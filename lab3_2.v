==> flow/design.v <==
`timescale 1ns / 1ps 
module lab3_2(
			input[3:0] number,
			input CLK, 
			input selection,
			input mode,
			input clear,
			output reg [7:0] digit1,
			output reg [7:0] digit0,
			output reg [7:0] count1,
			output reg [7:0] count0,
			output reg warning
    );
	reg [7:0] counter0;
	reg [7:0] counter1;
	reg [7:0] coun0;
	reg [7:0] coun1;
	initial begin
        digit0 = 8'b00000000;
		  digit1 = 8'b00000000;
		  count1 = 8'b00000000;
		  count0 = 8'b00000000;
		  counter1 = 8'b00000000;
		  counter0 = 8'b00000000;
		  coun1 = 8'b00000000;
		  coun0 = 8'b00000000;
	end
	always@(posedge CLK) begin
			if(clear == 1'b1) begin
				digit0 <= 8'b00000000;
				digit1 <= 8'b00000000;
				count0 <= 8'b00000000;
				count1 <= 8'b00000000;
				counter1 <= 8'b00000000;
				counter0 <= 8'b00000000;
				coun1 <= 8'b00000000;
		      		coun0 <= 8'b00000000;
				warning <= 1'b0;
			end
			if(selection == 1'b0 && clear == 1'b0) begin
						if(mode == 1'b1) begin	
							case (number)
								4'b0010 : begin digit0 <= 8'b00000010;	digit1 <= 8'b00000011;  warning <= 1'b0; if(coun1 == 8'b00001001) begin count1 <= 8'b00000000; coun1 <= 8'b00000000; count0 <= coun0; end else begin count1 <= coun1 + 1; coun1 <= coun1 + 1; count0 <= coun0; end  end
								4'b0011 : begin digit0 <= 8'b00000011;	digit1 <= 8'b00000101;  warning <= 1'b0; if(coun1 == 8'b00001001) begin count1 <= 8'b00000000; coun1 <= 8'b00000000; count0 <= coun0; end else begin count1 <= coun1 + 1; coun1 <= coun1 + 1; count0 <= coun0; end  end
								4'b0101 : begin digit0 <= 8'b00000101;	digit1 <= 8'b00000111;	warning <= 1'b0; if(coun1 == 8'b00001001) begin count1 <= 8'b00000000; coun1 <= 8'b00000000; count0 <= coun0; end else begin count1 <= coun1 + 1; coun1 <= coun1 + 1; count0 <= coun0; end  end 
								4'b0111 : begin digit0 <= 8'b00000111;	digit1 <= 8'b00001011;  warning <= 1'b0; if(coun1 == 8'b00001001) begin count1 <= 8'b00000000; coun1 <= 8'b00000000; count0 <= coun0; end else begin count1 <= coun1 + 1; coun1 <= coun1 + 1; count0 <= coun0; end  end
								4'b1011 : begin digit0 <= 8'b00001011;	digit1 <= 8'b00001101;  warning <= 1'b0; if(coun1 == 8'b00001001) begin count1 <= 8'b00000000; coun1 <= 8'b00000000; count0 <= coun0; end else begin count1 <= coun1 + 1; coun1 <= coun1 + 1; count0 <= coun0; end  end
								4'b1101 : begin digit0 <= 8'b00001101;	digit1 <= 8'b00000010;  warning <= 1'b0; if(coun1 == 8'b00001001) begin count1 <= 8'b00000000; coun1 <= 8'b00000000; count0 <= coun0; end else begin count1 <= coun1 + 1; coun1 <= coun1 + 1; count0 <= coun0; end  end
								default : warning <= 1'b1;
							endcase	
						end
						else if(mode == 1'b0) begin	
							case (number) 
								4'b0010 : begin digit0 <= 8'b00000010;	digit1 <= 8'b00001101;  warning <= 1'b0; if(coun0 == 8'b00001001) begin count0 <= 8'b00000000; coun0 <= 8'b00000000; count1 <= coun1; end else begin count0 <= coun0 + 1; coun0 <= coun0 + 1; count1 <= coun1; end end
								4'b0011 : begin digit0 <= 8'b00000011;	digit1 <= 8'b00000010;  warning <= 1'b0; if(coun0 == 8'b00001001) begin count0 <= 8'b00000000; coun0 <= 8'b00000000; count1 <= coun1; end else begin count0 <= coun0 + 1; coun0 <= coun0 + 1; count1 <= coun1; end  end
								4'b0101 : begin digit0 <= 8'b00000101;	digit1 <= 8'b00000011;	warning <= 1'b0; if(coun0 == 8'b00001001) begin count0 <= 8'b00000000; coun0 <= 8'b00000000; count1 <= coun1; end else begin count0 <= coun0 + 1; coun0 <= coun0 + 1; count1 <= coun1; end  end 
								4'b0111 : begin digit0 <= 8'b00000111;	digit1 <= 8'b00000101;  warning <= 1'b0; if(coun0 == 8'b00001001) begin count0 <= 8'b00000000; coun0 <= 8'b00000000; count1 <= coun1; end else begin count0 <= coun0 + 1; coun0 <= coun0 + 1; count1 <= coun1; end  end
								4'b1011 : begin digit0 <= 8'b00001011;	digit1 <= 8'b00000111;  warning <= 1'b0; if(coun0 == 8'b00001001) begin count0 <= 8'b00000000; coun0 <= 8'b00000000; count1 <= coun1; end else begin count0 <= coun0 + 1; coun0 <= coun0 + 1; count1 <= coun1; end  end
								4'b1101 : begin digit0 <= 8'b00001101;	digit1 <= 8'b00001011;  warning <= 1'b0; if(coun0 == 8'b00001001) begin count0 <= 8'b00000000; coun0 <= 8'b00000000; count1 <= coun1; end else begin count0 <= coun0 + 1; coun0 <= coun0 + 1; count1 <= coun1; end  end
								default : warning <= 1'b1;
							endcase	
						end
			end
			else if(selection == 1'b1 && clear == 1'b0)
						if(mode == 1'b1) begin
							case (number)
								4'b0001 : begin digit0 <= 8'b00000001;	digit1 <= 8'b00000010;  warning <= 1'b0; if(counter1 == 8'b00001001) begin count1 <= 8'b00000000; counter1 <= 8'b00000000; count0 <= counter0; end else begin count1 <= counter1 + 1; counter1 <= counter1 + 1; count0 <= counter0; end  end
								4'b0100 : begin digit0 <= 8'b00000100;	digit1 <= 8'b00001000;  warning <= 1'b0; if(counter1 == 8'b00001001) begin count1 <= 8'b00000000; counter1 <= 8'b00000000; count0 <= counter0; end else begin count1 <= counter1 + 1; counter1 <= counter1 + 1; count0 <= counter0; end end
								4'b0110 : begin digit0 <= 8'b00000110;	digit1 <= 8'b00001100;	warning <= 1'b0; if(counter1 == 8'b00001001) begin count1 <= 8'b00000000; counter1 <= 8'b00000000; count0 <= counter0; end else begin count1 <= counter1 + 1; counter1 <= counter1 + 1; count0 <= counter0; end end
								4'b1000 : begin digit0 <= 8'b00001000;	digit1 <= 8'b00000000;  warning <= 1'b0; if(counter1 == 8'b00001001) begin count1 <= 8'b00000000; counter1 <= 8'b00000000; count0 <= counter0; end else begin count1 <= counter1 + 1; counter1 <= counter1 + 1; count0 <= counter0; end end
								4'b1001 : begin digit0 <= 8'b00001001;	digit1 <= 8'b00000010;  warning <= 1'b0; if(counter1 == 8'b00001001) begin count1 <= 8'b00000000; counter1 <= 8'b00000000; count0 <= counter0; end else begin count1 <= counter1 + 1; counter1 <= counter1 + 1; count0 <= counter0; end end
								4'b1010 : begin digit0 <= 8'b00001010;	digit1 <= 8'b00000100;  warning <= 1'b0; if(counter1 == 8'b00001001) begin count1 <= 8'b00000000; counter1 <= 8'b00000000; count0 <= counter0; end else begin count1 <= counter1 + 1; counter1 <= counter1 + 1; count0 <= counter0; end end
								4'b1100 : begin digit0 <= 8'b00001100;	digit1 <= 8'b00001000;  warning <= 1'b0; if(counter1 == 8'b00001001) begin count1 <= 8'b00000000; counter1 <= 8'b00000000; count0 <= counter0; end else begin count1 <= counter1 + 1; counter1 <= counter1 + 1; count0 <= counter0; end end
								4'b1110 : begin digit0 <= 8'b00001110;	digit1 <= 8'b00001100;  warning <= 1'b0; if(counter1 == 8'b00001001) begin count1 <= 8'b00000000; counter1 <= 8'b00000000; count0 <= counter0; end else begin count1 <= counter1 + 1; counter1 <= counter1 + 1; count0 <= counter0; end end
								4'b1111 : begin digit0 <= 8'b00001111;	digit1 <= 8'b00001110;  warning <= 1'b0; if(counter1 == 8'b00001001) begin count1 <= 8'b00000000; counter1 <= 8'b00000000; count0 <= counter0; end else begin count1 <= counter1 + 1; counter1 <= counter1 + 1; count0 <= counter0; end end
								default : warning <= 1'b1;
							endcase
						end
						else  if(mode == 1'b0) begin
							case (number)
								4'b0001 : begin digit0 <= 8'b00000001;	digit1 <= 8'b00000000;  warning <= 1'b0; if(counter0 == 4'b1001) begin count0 <= 4'b0000; counter0 <= 4'b0000; count1 <= counter1; end else begin count0 <= counter0 + 1; counter0 <= counter0 + 1; count1 <= counter1; end  end
								4'b0100 : begin digit0 <= 8'b00000100;	digit1 <= 8'b00000010;  warning <= 1'b0; if(counter0 == 4'b1001) begin count0 <= 4'b0000; counter0 <= 4'b0000; count1 <= counter1; end else begin count0 <= counter0 + 1; counter0 <= counter0 + 1; count1 <= counter1; end  end
								4'b0110 : begin digit0 <= 8'b00000110;	digit1 <= 8'b00000011;	warning <= 1'b0; if(counter0 == 4'b1001) begin count0 <= 4'b0000; counter0 <= 4'b0000; count1 <= counter1; end else begin count0 <= counter0 + 1; counter0 <= counter0 + 1; count1 <= counter1; end  end
								4'b1000 : begin digit0 <= 8'b00001000;	digit1 <= 8'b00000100;  warning <= 1'b0; if(counter0 == 4'b1001) begin count0 <= 4'b0000; counter0 <= 4'b0000; count1 <= counter1; end else begin count0 <= counter0 + 1; counter0 <= counter0 + 1; count1 <= counter1; end  end
								4'b1001 : begin digit0 <= 8'b00001001;	digit1 <= 8'b00000100;  warning <= 1'b0; if(counter0 == 4'b1001) begin count0 <= 4'b0000; counter0 <= 4'b0000; count1 <= counter1; end else begin count0 <= counter0 + 1; counter0 <= counter0 + 1; count1 <= counter1; end  end
								4'b1010 : begin digit0 <= 8'b00001010;	digit1 <= 8'b00000101;  warning <= 1'b0; if(counter0 == 4'b1001) begin count0 <= 4'b0000; counter0 <= 4'b0000; count1 <= counter1; end else begin count0 <= counter0 + 1; counter0 <= counter0 + 1; count1 <= counter1; end  end
								4'b1100 : begin digit0 <= 8'b00001100;	digit1 <= 8'b00000110;  warning <= 1'b0; if(counter0 == 4'b1001) begin count0 <= 4'b0000; counter0 <= 4'b0000; count1 <= counter1; end else begin count0 <= counter0 + 1; counter0 <= counter0 + 1; count1 <= counter1; end  end
								4'b1110 : begin digit0 <= 8'b00001110;	digit1 <= 8'b00000111;  warning <= 1'b0; if(counter0 == 4'b1001) begin count0 <= 4'b0000; counter0 <= 4'b0000; count1 <= counter1; end else begin count0 <= counter0 + 1; counter0 <= counter0 + 1; count1 <= counter1; end  end
								4'b1111 : begin digit0 <= 8'b00001111;	digit1 <= 8'b00000111;  warning <= 1'b0; if(counter0 == 4'b1001) begin count0 <= 4'b0000; counter0 <= 4'b0000; count1 <= counter1; end else begin count0 <= counter0 + 1; counter0 <= counter0 + 1; count1 <= counter1; end  end
								default : warning <= 1'b1;
							endcase	
						end
			end
endmodule
# Reports on lab3_2
# The steps from the RTL of lab3_2 to its reports follow in flow order.
# Lines are those of the file above, counted from 1.
# Library cell names are shortened.
# The mark -- stands for no value.
# inputs
top_module,lab3_2
clock,CLK
lib,sky130hd
corner,tt_025C_1v80

# Elaborated design
# Yosys after proc, flatten, opt, wreduce and memory -nomap, before mapping. Memory bits, and registers merged into a memory's read port (data or address), are not among the register bits. Print and check cells are not counted. Equal cells are merged and count once.
# classes
logic,2
equal,19
reduce_and_logical,10
add_sub_neg,4
muxes,59
# ops
cell,n
8-bit 2-to-1 mux,48
8-bit parallel mux with 6-bit select,4
8-bit parallel mux with 9-bit select,1
8-bit parallel mux with 7-bit select,1
4-bit == test with constant B,8
8-bit by 1-bit adder with 8-bit output with constant B,4
8-bit by 4-bit == test with 1-bit output with constant B,4
4-bit by 3-bit == test with 1-bit output with constant B,4
2-bit OR reduction,5
9-bit OR reduction,1
4-bit by 2-bit == test with 1-bit output with constant B,2
6-bit OR reduction,1
1-bit 2-to-1 mux,5
4-bit by 1-bit == test with 1-bit output with constant B,1
3-bit nonzero test,1
1-bit logical AND,2
1-bit inverter,2
# word_totals
regBits,65
out_inout_bits,33

# Longest topological paths
# Depth = most cells in a row (Yosys ltp): at word level without a register or memory, in the mapped netlist without a sequential cell, where the memories' decode and read muxes count.
# logic_depth
depth_word,6
ABC_AREA,0
mapped_depth,8
depth_no_buf,7

# Netlist
# The flow's flattened synthesis, as Yosys stat reports it; memories are mapped. The netlist is that of the ABC_AREA named above (0 if unset); the other value can give another one.
# synth_totals
mapped_area_um2,4120.2
ff_cells,65
mapped_cells,526
buffers,42
# by_type
cell,n,area_total_um2
dfxtp_1,64,1.28E+03
nand3_1,39,195.187
nand2_1,50,187.68
xnor2_1,19,166.41
nor2_1,44,165.158
a21oi_1,29,145.139
nor3_1,24,120.115
o21ai_0,24,120.115
ha_1,8,100.096
clkbuf_1,24,90.086
a31oi_1,12,75.072
xor2_1,8,70.067
and3_1,11,68.816
a211o_1,7,61.309
mux2i_1,6,60.058
and2_1,9,56.304
buf_2,11,55.053
a21o_1,7,52.55
# Other cell types: 58; their cells: 130.

# Worst setup path after synthesis
# Source: OpenSTA report_checks on the synthesized netlist (no wires, ideal clock, input and output delay 20% of the period each), path of least setup slack; recovery checks are left aside. Register names are those of the netlist, which keeps one name where synthesis merged equal registers.
# synth_timing
path_kind,input -> register
startpoint,in number[3]
endpoint,reg count0[4]
arrival_time_ns,1.870
tclk_ns,2.32
path_delay_ns,1.509
in_delay_ns,0.464
path_buffers,3
setup_time_ns,0.103
stages,8
setup_slack_ns,0.346
synth_period_reached_ns,1.974
# "path_delay_ns" is the arrival time less input delay plus setup time.
# "stages": output pins that drive a net of the path, with the launching flip-flop's if there is one; two outputs of one cell count as two.
# "synth_period_reached_ns" = period - worst setup slack (recovery checks aside). The figure is calculated, with input and output delays left at 20% of the set period.
# Between the ends stands the longest chain of elaborated cells between them, by number of cells; it is not shown to be the way that was timed. Of several equally long chains one is given.
# A line is the first line of the expression or statement that the cell stems from. Yosys adds cells for indexed reads and writes and turns some case tables into memories.
# At most two assigning lines are given for a register; there are more.
# synth_between
path_cell_list,buf_2 > and3_1 > buf_2 > nor3_2 > buf_2 > a21oi_1 > o221a_2 > a2111oi_2
elab_chain_len,6
cone_cells,25
classes_between,15 x eq/ne; 8 x mux; 2 x reduce/logical
# synth_rtl
item,line,text
from (decl),3,"input[3:0] number,"
4-bit == test,80,case (number)
9-bit OR reduction,--,
8-bit 2-to-1 mux,80,
8-bit 2-to-1 mux,65,if(mode == 1'b1) begin
8-bit 2-to-1 mux,64,else if(selection == 1'b1 && clear == 1'b0)
8-bit 2-to-1 mux,40,if(selection == 1'b0 && clear == 1'b0) begin
to (assign),43,4'b0010 : begin digit0 <= 8'b00000010; digit1 <= 8'b00000011; warning <= 1'b0; if(coun1 == 8'b00001001) begin ...
to (assign),44,4'b0011 : begin digit0 <= 8'b00000011; digit1 <= 8'b00000101; warning <= 1'b0; if(coun1 == 8'b00001001) begin ...
to (decl),11,"output reg [7:0] count0,"

# Path in the finished layout
# From the final timing report of run 1: the path of least setup slack in the routed layout; clock arrival at registers is part of the times.
# layout_timing
path_kind,input -> register
startpoint,in clear
endpoint,reg digit1[2]
stages,6
setup_slack_ns,0.04
arrival_time_ns,2.78
path_buffers,1
setup_time_ns,0.11
tclk_ns,2.58
in_delay_ns,0.52
# Between the ends stands the longest chain of elaborated cells between them, by number of cells; it is not shown to be the way that was timed. Of several equally long chains one is given.
# At most two assigning lines are given for a register; there are more.
# layout_between
path_cell_list,clkdlybuf4s50_1 > clkinv_1 > nand2_1 > a311oi_1 > o21a_1 > a211o_1
elab_chain_len,5
cone_cells,12
classes_between,9 x mux; 1 x logic; 2 x reduce/logical
# layout_rtl
item,line,text
from (decl),7,"input clear,"
8-bit 2-to-1 mux,29,if(clear == 1'b1) begin
8-bit parallel mux with 7-bit select,80,case (number)
8-bit 2-to-1 mux,65,if(mode == 1'b1) begin
8-bit 2-to-1 mux,64,else if(selection == 1'b1 && clear == 1'b0)
8-bit 2-to-1 mux,40,if(selection == 1'b0 && clear == 1'b0) begin
to (assign),43,4'b0010 : begin digit0 <= 8'b00000010; digit1 <= 8'b00000011; warning <= 1'b0; if(coun1 == 8'b00001001) begin ...
to (assign),44,4'b0011 : begin digit0 <= 8'b00000011; digit1 <= 8'b00000101; warning <= 1'b0; if(coun1 == 8'b00001001) begin ...
to (decl),8,"output reg [7:0] digit1,"

# Settings and measured results of 2 stored flow runs for module lab3_2 (sky130hd), not sorted in any way. The constraints put input and output delay at 20% of the set period each and load the outputs with 0.01 pF.
# "timing.achieved_period_ns" means the clock period less the worst setup slack. The figure is calculated, with input and output delays left at 20% of the set period.
# "worst_setup_path_time_ns" is the time allowed to the run's worst setup path (the clock period less input and output delay, where it has them) less its slack. Clock arrival times count: a late capture clock shortens it, a late launch clock lengthens it.
# "total_power_mw": no workload was simulated; the value follows from the tool's default switching activity.
# Settings: n/a = not set for that run.
run name,period_ns,CORE_UTILIZATION,PLACE_DENSITY_LB_ADDON,HOLD_SLACK_MARGIN,CELL_PAD_IN_SITES_DETAIL_PLACEMENT,TNS_END_PERCENT,GPL_TIMING_DRIVEN,GPL_ROUTABILITY_DRIVEN,MIN_ROUTING_LAYER,MAX_ROUTING_LAYER,CAP_MARGIN,CORE_MARGIN,SLEW_MARGIN,yosys.chip_area_um2,die_area_um2,finalCellArea_um2,layout_utilization_pct,worstSetupSlack_ns,setup_tns_ns,worst_hold_slack_ns,total_power_mw,timing.achieved_period_ns,worst_setup_path_time_ns,critical_path_kind
run 1,2.58,26,0.12,-0.08,2,90,0,1,met1,met4,20,2,20,4120.2,16870.1,5183.7,33.0,0.039,0.000,0.457,2.816,2.541,2.02,input -> register
run 2,3.22,40,n/a,n/a,n/a,n/a,n/a,n/a,n/a,n/a,20,2,20,4120.2,11128.1,4924.7,48.6,0.394,0.000,0.460,1.993,2.826,2.18,input -> register
